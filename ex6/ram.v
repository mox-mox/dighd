==> flow/design.v <==
module ram #(parameter SIZE=16, parameter WIDTH=16) (input wire clk,
                                                     input wire cs_a, input wire we_a,
                                                     input tri[log2(SIZE)-1:0] addr_a,
                                                     inout wire[WIDTH-1:0] data_a,
                                                     input wire cs_b, input wire we_b,
                                                     input wire[log2(SIZE)-1:0] addr_b,
                                                     inout tri[WIDTH-1:0] data_b
                                                    );
function integer log2;
  input integer value;
  begin
    value = value-1;
    for (log2=0; value>0; log2=log2+1)
      value = value>>1;
  end
endfunction
reg [WIDTH-1:0] mem [SIZE-1:0];
reg [WIDTH-1:0] data_out_a;
reg [WIDTH-1:0] data_out_b;
assign data_a = (cs_a && !we_a) ? data_out_a : {WIDTH{1'bz}};
assign data_b = (cs_b && !we_b) ? mem[addr_b] : {WIDTH{1'bz}};
always @(posedge clk)
begin
	if(cs_a)
	begin: OPERATION_A
		if(we_a)
		begin: WRITE_A
			mem[addr_a] <= data_a;
			data_out_a  <= {WIDTH{1'b0}};
		end
		else
		begin: READ_A
			data_out_a <= mem[addr_a];
		end
	end
	else
	begin: NOP_A
		data_out_a <= {WIDTH{1'b0}};
	end
	if(cs_b)
	begin: OPERATION_B
		if(we_b)
		begin: WRITE_B
			mem[addr_b] <= data_b;
			data_out_b  <= {WIDTH{1'b0}};
		end
		else
		begin: READ_B
			data_out_b <= mem[addr_b];
		end
	end
	else
	begin: NOP_B
		data_out_b <= {WIDTH{1'b0}};
	end
end
endmodule
# ---- Reports on ram
# The steps from the RTL of ram to its reports follow in flow order.
# Lines are those of the file above, counted from 1.
# Library cell names are shortened.
# A cell with n/a has no value.
dict set report setup {
  top {ram}
  clk_port {clk}
  cell_library {sky130hd}
  corner {tt_025C_1v80}
}

# ---- Word level
# Source: Yosys, flattened and elaborated, memories not mapped. Widths are those after wreduce. Registers that Yosys merges into a memory's read port (data or address) are not register bits. Print and check cells do not count. Equal cells are merged and count once.
# Yosys's memory passes give these memory sizes; they may raise the number of words (mostly to a power of two), join words into wider ones and drop unused or constant bits.
dict set report bits {
  reg_bits 0
  mem_bits_rw 256
  clocked_rd_ports_x_width 16
  memories 1
  input_bits 13
}
dict set report op_classes {
  n_mux 14
  n_logic 1
  reduce_and_logical 5
}
# memory size width read_ports wr line
set memory_table {}
lappend memory_table {mem 16 16 2 2 17} ;# reg [WIDTH-1:0] mem [SIZE-1:0];
# op n
set op_table {}
lappend op_table {{2-to-1 mux 16 bit} 6}
lappend op_table {{2-to-1 mux 4 bit} 4}
lappend op_table {{2-to-1 mux 1 bit} 4}
lappend op_table {{logical AND 1 bit} 2}
lappend op_table {{logical NOT 1 bit} 2}
lappend op_table {{OR reduction 2 bit} 1}
lappend op_table {{inverter 1 bit} 1}

# ---- Longest topological paths
# Depth = most cells in a row (Yosys ltp): at word level without a register or memory, in the mapped netlist without a sequential cell, where the memories' decode and read muxes count.
dict set report depth {
  word_depth 5
  ABC_AREA 0
  mapped_depth 6
}

# ---- Synthesis result
# Yosys stat after the flow's synthesis: flattened, memories mapped to cells. It holds for the ABC_AREA given above (unset counts as 0); a run with the other value may have another netlist.
# cell n
set types {}
lappend types {edfxtp_1 256}
lappend types {mux2_2 288}
lappend types {mux4_1 57}
lappend types {mux4_2 39}
lappend types {a22oi_1 48}
lappend types {dfxtp_1 16}
lappend types {mux2i_1 32}
lappend types {o22ai_1 25}
lappend types {buf_2 29}
lappend types {a22o_1 16}
lappend types {clkbuf_1 34}
lappend types {o31ai_1 16}
lappend types {buf_4 12}
lappend types {buf_6 8}
lappend types {nand2_1 20}
lappend types {nor2_2 9}
lappend types {nor3_4 3}
lappend types {nand4b_4 2}
# Not listed: further types 18, cells in them 36.
dict set report mapped {
  cells 946
  area_um2 15661.3
  seq_area_um2 8007.7
  ff_cells 272
}

# ---- Timing after synthesis
# OpenSTA on the mapped netlist: ideal clock, no wires. The path of least setup slack (recovery checks aside). Input and output delay are each 20% of the period. Register names are those of the netlist, which keeps one name where synthesis merged equal registers.
dict set report synth_path {
  kind {input -> output}
  start {in addr_b[0]}
  end {out data_b[11]}
  clock_period_ps 6300
  input_delay_ps 1260
  output_delay_ps 1260
  launch_ps 1260
  arrival_ps 2568
  required_ps 5040
  setup_slack_ps 2472
  delay_ps 1308
  driving_pins 6
  path_buffers 3
  period_less_setup_slack_ps 3828
}
# "delay_ps" = arrival - input delay + setup time.
# A path that ends at an output port has no setup time.
# "driving_pins" counts driving pins, that of a launching flip-flop among them; a cell with two outputs on the path counts twice.
# "period_less_setup_slack_ps" = period - worst setup slack (recovery checks aside). The figure is calculated, with input and output delays left at 20% of the set period.
# The rows between start and end are the longest chain of elaborated cells between them; the timing report does not say that the signal goes this way. Where chains are equally long, one stands for them.
# Each line given opens the expression or statement behind the cell; cells for indexed reads and writes are added by Yosys, which also makes memories of some case tables.
# The chain passes a memory read, where the word-level depth is cut; so it can be longer than that depth.
dict set report synth_via {
  cell_sequence {buf_6 > buf_8 > buf_6 > mux4_1 > a22oi_1 > nand2_1}
  elab_chain_len 2
}
# element line
set synth_lines {}
lappend synth_lines {{from (decl)} 6} ;# input wire[log2(SIZE)-1:0] addr_b,
lappend synth_lines {{memory (16 x 16 bit)} 17} ;# reg [WIDTH-1:0] mem [SIZE-1:0];
lappend synth_lines {{2-to-1 mux 16 bit} 21} ;# assign data_b = (cs_b && !we_b) ? mem[addr_b] : {WIDTH{1'bz}};
lappend synth_lines {{to (decl)} 7} ;# inout tri[WIDTH-1:0] data_b

# ---- Timing after layout
# From the final timing report of run 1: the path of least setup slack in the routed layout; clock arrival at registers is part of the times.
# The report prints the path's times to 10 ps; the period is as set.
dict set report layout_path {
  kind {input -> output}
  start {in addr_b[0]}
  end {out data_b[5]}
  clock_period_ps 3390
  input_delay_ps 680
  output_delay_ps 680
  launch_ps 680
  arrival_ps 2380
  required_ps 2710
  setup_slack_ps 330
  driving_pins 5
  path_buffers 2
}
# The rows between start and end are the longest chain of elaborated cells between them; the timing report does not say that the signal goes this way. Where chains are equally long, one stands for them.
# The chain passes a memory read, where the word-level depth is cut; so it can be longer than that depth.
dict set report layout_via {
  cell_sequence {buf_4 > buf_12 > mux4_1 > a22oi_1 > nand2_1}
  elab_chain_len 2
}
# element line
set layout_lines {}
lappend layout_lines {{from (decl)} 6} ;# input wire[log2(SIZE)-1:0] addr_b,
lappend layout_lines {{memory (16 x 16 bit)} 17} ;# reg [WIDTH-1:0] mem [SIZE-1:0];
lappend layout_lines {{2-to-1 mux 16 bit} 21} ;# assign data_b = (cs_b && !we_b) ? mem[addr_b] : {WIDTH{1'bz}};
lappend layout_lines {{to (decl)} 7} ;# inout tri[WIDTH-1:0] data_b

; Stored flow runs of ram (2 of them; Yosys, OpenROAD, sky130hd). They differ in their settings and are not a sequence. Constraints: input delay and output delay 20% of the set period each, output load 0.01 pF.
; By "worst_path_ps" is meant the share of the clock period that the worst setup path is allowed (20% is reserved at inputs, 20% at outputs), minus its slack. Clock arrival times at its registers enter into it.
; "fin_power_uw" is the tool's figure for a default switching activity; nothing was simulated.
; "worst_path_ps" is given in steps of 10 ps.

[run 1: settings]
period_ns = 3.39
SETUP_SLACK_MARGIN = 0.35
CAP_MARGIN = 20
CORE_MARGIN = 2
CORE_UTILIZATION = 40
SLEW_MARGIN = 20
[run 1: results]
util_pct = 46.3
timing.setup.tns_ps = 0
ws_setup_ps = 328
die_um2 = 40751.5
timing.hold.ws_ps = 330
synthesis_area_um2 = 15661.3
fin_power_uw = 8107
worst_path_ps = 1710
path_kind = input -> output

[run 2: settings]
period_ns = 2.42
CORE_UTILIZATION = 21
CORE_MARGIN = 4
CELL_PAD_IN_SITES_GLOBAL_PLACEMENT = 0
CELL_PAD_IN_SITES_DETAIL_PLACEMENT = 1
TNS_END_PERCENT = 70
GPL_ROUTABILITY_DRIVEN = 0
CTS_CLUSTER_SIZE = 30
SLEW_MARGIN = 25
MAX_ROUTING_LAYER = met5
CAP_MARGIN = 20
[run 2: results]
fin_power_uw = 12075
synthesis_area_um2 = 15661.3
util_pct = 27.0
worst_path_ps = 1990
path_kind = register -> output
ws_setup_ps = -54
timing.hold.ws_ps = 129
die_um2 = 79011.6
timing.setup.tns_ps = -155
