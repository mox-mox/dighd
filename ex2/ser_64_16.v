==> flow/design.v <==
module register_stage #(parameter WIDTH=32) (input wire clk, input wire res_n,
                                   input wire[WIDTH-1:0] fill_in, input wire[WIDTH-1:0] fwd_in, output reg[WIDTH-1:0] data_out,
                                   input wire shift_in, input wire shift_out,
                                   input wire prev_filled, output reg filled
                                  );
	always @(posedge clk or negedge res_n)
	begin
		if (res_n == 1'b0)
		begin
			data_out <= {WIDTH{1'b0}};
			filled <= 1'b0;
		end
		else
		begin
			case({shift_in,shift_out})
				2'b00:  
				begin
					data_out <= data_out;
					filled <= filled;
				end
				2'b01:  
				begin
					data_out <= fwd_in;
					filled <= prev_filled;
				end
				2'b10:  
				begin
					data_out <= fill_in;
					filled <= 1'b1;
				end
				2'b11:
				begin
					data_out <= fill_in;
					filled <= 1'b1;
				end
			endcase
		end
	end
endmodule
`default_nettype none
module ser_64_16 #(parameter INWIDTH=64, parameter OUTWIDTH=16) (input wire clk, input wire res_n,
                                                                 input wire[INWIDTH-1:0] wdata, output wire[OUTWIDTH-1:0] rdata,
                                                                 input wire valid_in, output wire valid_out,
                                                                 output wire stop_out, input wire stop_in
                                                                );
parameter DEPTH = INWIDTH/OUTWIDTH;
wire[OUTWIDTH-1:0] data [DEPTH:0];
wire[DEPTH:0] filled;
assign valid_out=filled[DEPTH];
assign stop_out=stop_in?1'b1:filled[DEPTH-1];  
wire shift_out;
assign shift_out = !stop_in;
wire shift_in;
assign shift_in = !filled[DEPTH-1] && !stop_in && valid_in;
assign data[0] = {OUTWIDTH{1'b0}};  
assign rdata = data[DEPTH];
assign filled[0]       = 1'b0;
generate
	genvar i;
	for(i=0; i<DEPTH; i=i+1)
	begin : foobar
		register_stage #(.WIDTH(OUTWIDTH)) stage_I (.clk(clk), .res_n(res_n),
		                                         .fill_in(wdata[OUTWIDTH*(i+1)-1:OUTWIDTH*i]), .fwd_in(data[i]), .data_out(data[i+1]),
		                                         .shift_in(shift_in), .shift_out(shift_out),
		                                         .prev_filled(filled[i]), .filled(filled[i+1])
		                                        );
	end
endgenerate
endmodule
* From RTL to reports: ser_64_16 *
The steps from the RTL of ser_64_16 to its reports follow in flow order.
Lines are those of the file above, counted from 1.
Operators carry their Yosys type and port widths (W data, S select, Z words).
A cell with n/a has no value.

inputs
  top = ser_64_16
  clock port = clk
  standard-cell library = sky130hd
  corner = tt_025C_1v80

* Elaborated design *
Counts by Yosys on the flattened word-level netlist (proc, flatten, opt, wreduce). Print and check cells are left out. Cells with the same type and inputs are merged into one.

cells by class
  reduce/logical cells = 6
  equal/unequal tests = 3
  multiplexer cells = 9

operator list
  cell                  number
  $pmux W16 S2          4
  $pmux W1 S2           4
  $eq A2 B2 Y1 const B  2
  $logic_and A1 B1 Y1   2
  $logic_not A1 Y1      2
  $eq A2 B1 Y1 const B  1
  $logic_not A2 Y1      1
  $reduce_or A2 Y1      1
  $mux W1               1

storage and ports
  input port bits = 68
  output and inout port bits = 18
  register bits = 68

* Depth *
Yosys ltp: most cells in a row. Word level: on the elaborated netlist, between registers, memories and ports. Mapped: between sequential cells and ports; inverters and the memories' decode and read muxes count.

logic depth
  word-level depth = 6
  ABC_AREA = 0
  depth in mapped cells = 6
  depth with buffers taken out = 2

* Synthesis result *
Source: synth_stat.txt of the flow (Yosys; design flattened, memories mapped). It holds for the ABC_AREA given above (unset counts as 0); a run with the other value may have another netlist.

mapped netlist
  buffers = 37
  sequential part of the area = 1,701.6 um2
  chip area (Yosys) = 3,892.5 um2
  flip-flop cells = 68
  cell count = 359

cell types
  cell type                   number
  sky130_fd_sc_hd__dfrtp_1    68
  sky130_fd_sc_hd__nand4bb_1  48
  sky130_fd_sc_hd__o311ai_2   16
  sky130_fd_sc_hd__nand2_1    66
  sky130_fd_sc_hd__inv_1      48
  sky130_fd_sc_hd__o21ai_2    18
  sky130_fd_sc_hd__o311ai_4   6
  sky130_fd_sc_hd__o311ai_0   14
  sky130_fd_sc_hd__buf_6      10
  sky130_fd_sc_hd__nand2b_1   17
  sky130_fd_sc_hd__o311ai_1   12
  sky130_fd_sc_hd__buf_2      7
  sky130_fd_sc_hd__clkbuf_1   9
  sky130_fd_sc_hd__clkbuf_2   5
  sky130_fd_sc_hd__buf_12     1
  sky130_fd_sc_hd__buf_8      1
  sky130_fd_sc_hd__nor2b_1    2
  sky130_fd_sc_hd__nor2_1     3

Not listed: further types 6, cells in them 8.
By module: a second synthesis without flattening, with its own total; a netlist apart from the flattened one above.

second synthesis, totals
  cell total of the unflattened synthesis = 292
  area total of the unflattened synthesis = 3,164.3 um2

Rows give one instance, submodules left out.

modules
  module                      instances  cells  area (um2)
  register_stage #(WIDTH=16)  4          72     785.8
  ser_64_16                   1          4      21.3

* Worst setup path after synthesis *
Path of least setup slack by OpenSTA after synthesis, without wires, with an ideal clock, recovery checks aside; 20% of the period is set as input and as output delay. Where synthesis merged equal registers, the netlist keeps one of their names.

path after synthesis
  path kind = reg-to-output
  from = reg foobar[2].stage_I.filled
  to = out stop_out
  arrival = 0.894 ns
  driving pins on the path = 3
  external output delay = 0.286 ns
  delay of the path = 0.894 ns
  required time = 1.144 ns
  slack = 0.250 ns
  period = 1.43 ns
  synthesis period reached = 1.18 ns

"delay of the path" is the arrival time less input delay plus setup time.
At an output port there is no setup time.
"driving pins on the path" counts driving pins, that of a launching flip-flop among them; a cell with two outputs on the path counts twice.
"synthesis period reached" is the clock period less the worst setup slack; recovery checks do not enter. This is arithmetic on one report: input and output delays are still those of the set period (20% each).
Between the ends stands the longest chain of elaborated cells between them, by number of cells; it is not shown to be the way that was timed. Of several equally long chains one is given.
A line is the first line of the expression or statement that the cell stems from. Yosys adds cells for indexed reads and writes and turns some case tables into memories.
At most two assigning lines are given for a register; there are more.

on the way, after synthesis
  path through = sky130_fd_sc_hd__dfrtp_1 -> sky130_fd_sc_hd__clkbuf_1 -> sky130_fd_sc_hd__or2_2
  cells in the longest elaborated chain = 1
  elaborated cells on any way between the ends = 1
  RTL lines with such cells = 1

RTL lines, path after synthesis
  element          RTL line  source
  start, declared  4         input wire prev_filled, output reg filled
  start, assigned  19        filled <= filled;
  start, assigned  24        filled <= prev_filled;
  $mux W1          50        assign stop_out=stop_in?1'b1:filled[DEPTH-1];
  end, declared    44        output wire stop_out, input wire stop_in

* Worst path after layout *
Path of least setup slack in the final report of flow run 1 (OpenROAD, finished layout, wires in). Where an end is a register, its clock arrival counts in the times.

path post-layout
  path kind = reg-to-output
  from = reg foobar[2].stage_I.filled
  to = out stop_out
  period = 1.09 ns
  slack = -0.30 ns
  driving pins on the path = 3
  required time = 0.87 ns
  external output delay = 0.22 ns
  arrival = 1.17 ns

Between the ends stands the longest chain of elaborated cells between them, by number of cells; it is not shown to be the way that was timed. Of several equally long chains one is given.
At most two assigning lines are given for a register; there are more.

on the way, post-layout
  path through = sky130_fd_sc_hd__dfrtp_2 -> sky130_fd_sc_hd__or2_4 -> sky130_fd_sc_hd__buf_6
  cells in the longest elaborated chain = 1
  elaborated cells on any way between the ends = 1
  RTL lines with such cells = 1

RTL lines, path post-layout
  element          RTL line  source
  start, declared  4         input wire prev_filled, output reg filled
  start, assigned  19        filled <= filled;
  start, assigned  24        filled <= prev_filled;
  $mux W1          50        assign stop_out=stop_in?1'b1:filled[DEPTH-1];
  end, declared    44        output wire stop_out, input wire stop_in

Stored flow runs of ser_64_16 (2 of them; Yosys, OpenROAD, sky130hd). They differ in their settings and are not a sequence. Constraints: input delay and output delay 20% of the set period each, output load 0.01 pF.
By "achieved clock period" is meant the clock period of the run minus its worst setup slack. This is arithmetic on one report: input and output delays are still those of the set period (20% each).

Flow run 1
==> flow/run.sh <==
#!/bin/bash
# the make line also repeats the synthesis and layout settings of config.mk as NAME=value (left out here)
make -C /OpenROAD-flow-scripts/flow DESIGN_CONFIG=/design/flow/config.mk WORK_HOME=/design/flow/orfs CLKGATE_MAP_FILE= finish
==> flow/config.mk <==
export PLATFORM = sky130hd
export DESIGN_NAME = ser_64_16
export DESIGN_NICKNAME = ser_64_16
export VERILOG_FILES = /design/flow/design.v
export SDC_FILE = /design/flow/constraint.sdc
export NUM_CORES = 4
export LEC_CHECK = 0
export CAP_MARGIN = 20
export CORE_MARGIN = 2
export CORE_UTILIZATION = 40
export SLEW_MARGIN = 20
==> flow/constraint.sdc <==
create_clock -name core_clock -period 1.09 [get_ports {clk}]
set_input_delay 0.2180 -clock core_clock [delete_from_list [all_inputs] [get_ports {clk}]]
set_output_delay 0.2180 -clock core_clock [all_outputs]
set_load 0.01 [all_outputs]

==> results of flow run 1 <==
chip area after synthesis (Yosys): 3,892.5 um2
die area: 10,536.0 um2
standard-cell area of the final layout: 5,825.6 um2
utilization: 60.7%
worst setup slack after layout: -0.298 ns
total negative slack: -10.151 ns
achieved clock period: 1.388 ns

Flow run 2
==> flow/run.sh <==
#!/bin/bash
# the make line also repeats the synthesis and layout settings of config.mk as NAME=value (left out here)
make -C /OpenROAD-flow-scripts/flow DESIGN_CONFIG=/design/flow/config.mk WORK_HOME=/design/flow/orfs CLKGATE_MAP_FILE= finish
==> flow/config.mk <==
export PLATFORM = sky130hd
export DESIGN_NAME = ser_64_16
export DESIGN_NICKNAME = ser_64_16
export VERILOG_FILES = /design/flow/design.v
export SDC_FILE = /design/flow/constraint.sdc
export NUM_CORES = 4
export LEC_CHECK = 0
export CAP_MARGIN = 20
export CORE_MARGIN = 2
export CORE_UTILIZATION = 26
export GPL_ROUTABILITY_DRIVEN = 0
export GPL_TIMING_DRIVEN = 0
export MAX_ROUTING_LAYER = met5
export PLACE_DENSITY_LB_ADDON = 0.1
export SETUP_SLACK_MARGIN = 0.21
export SLEW_MARGIN = 20
==> flow/constraint.sdc <==
create_clock -name core_clock -period 1.42 [get_ports {clk}]
set_input_delay 0.2840 -clock core_clock [delete_from_list [all_inputs] [get_ports {clk}]]
set_output_delay 0.2840 -clock core_clock [all_outputs]
set_load 0.01 [all_outputs]

==> results of flow run 2 <==
chip area after synthesis (Yosys): 3,892.5 um2
die area: 15,965.6 um2
standard-cell area of the final layout: 6,137.1 um2
utilization: 42.1%
worst setup slack after layout: -0.098 ns
total negative slack: -1.203 ns
achieved clock period: 1.518 ns
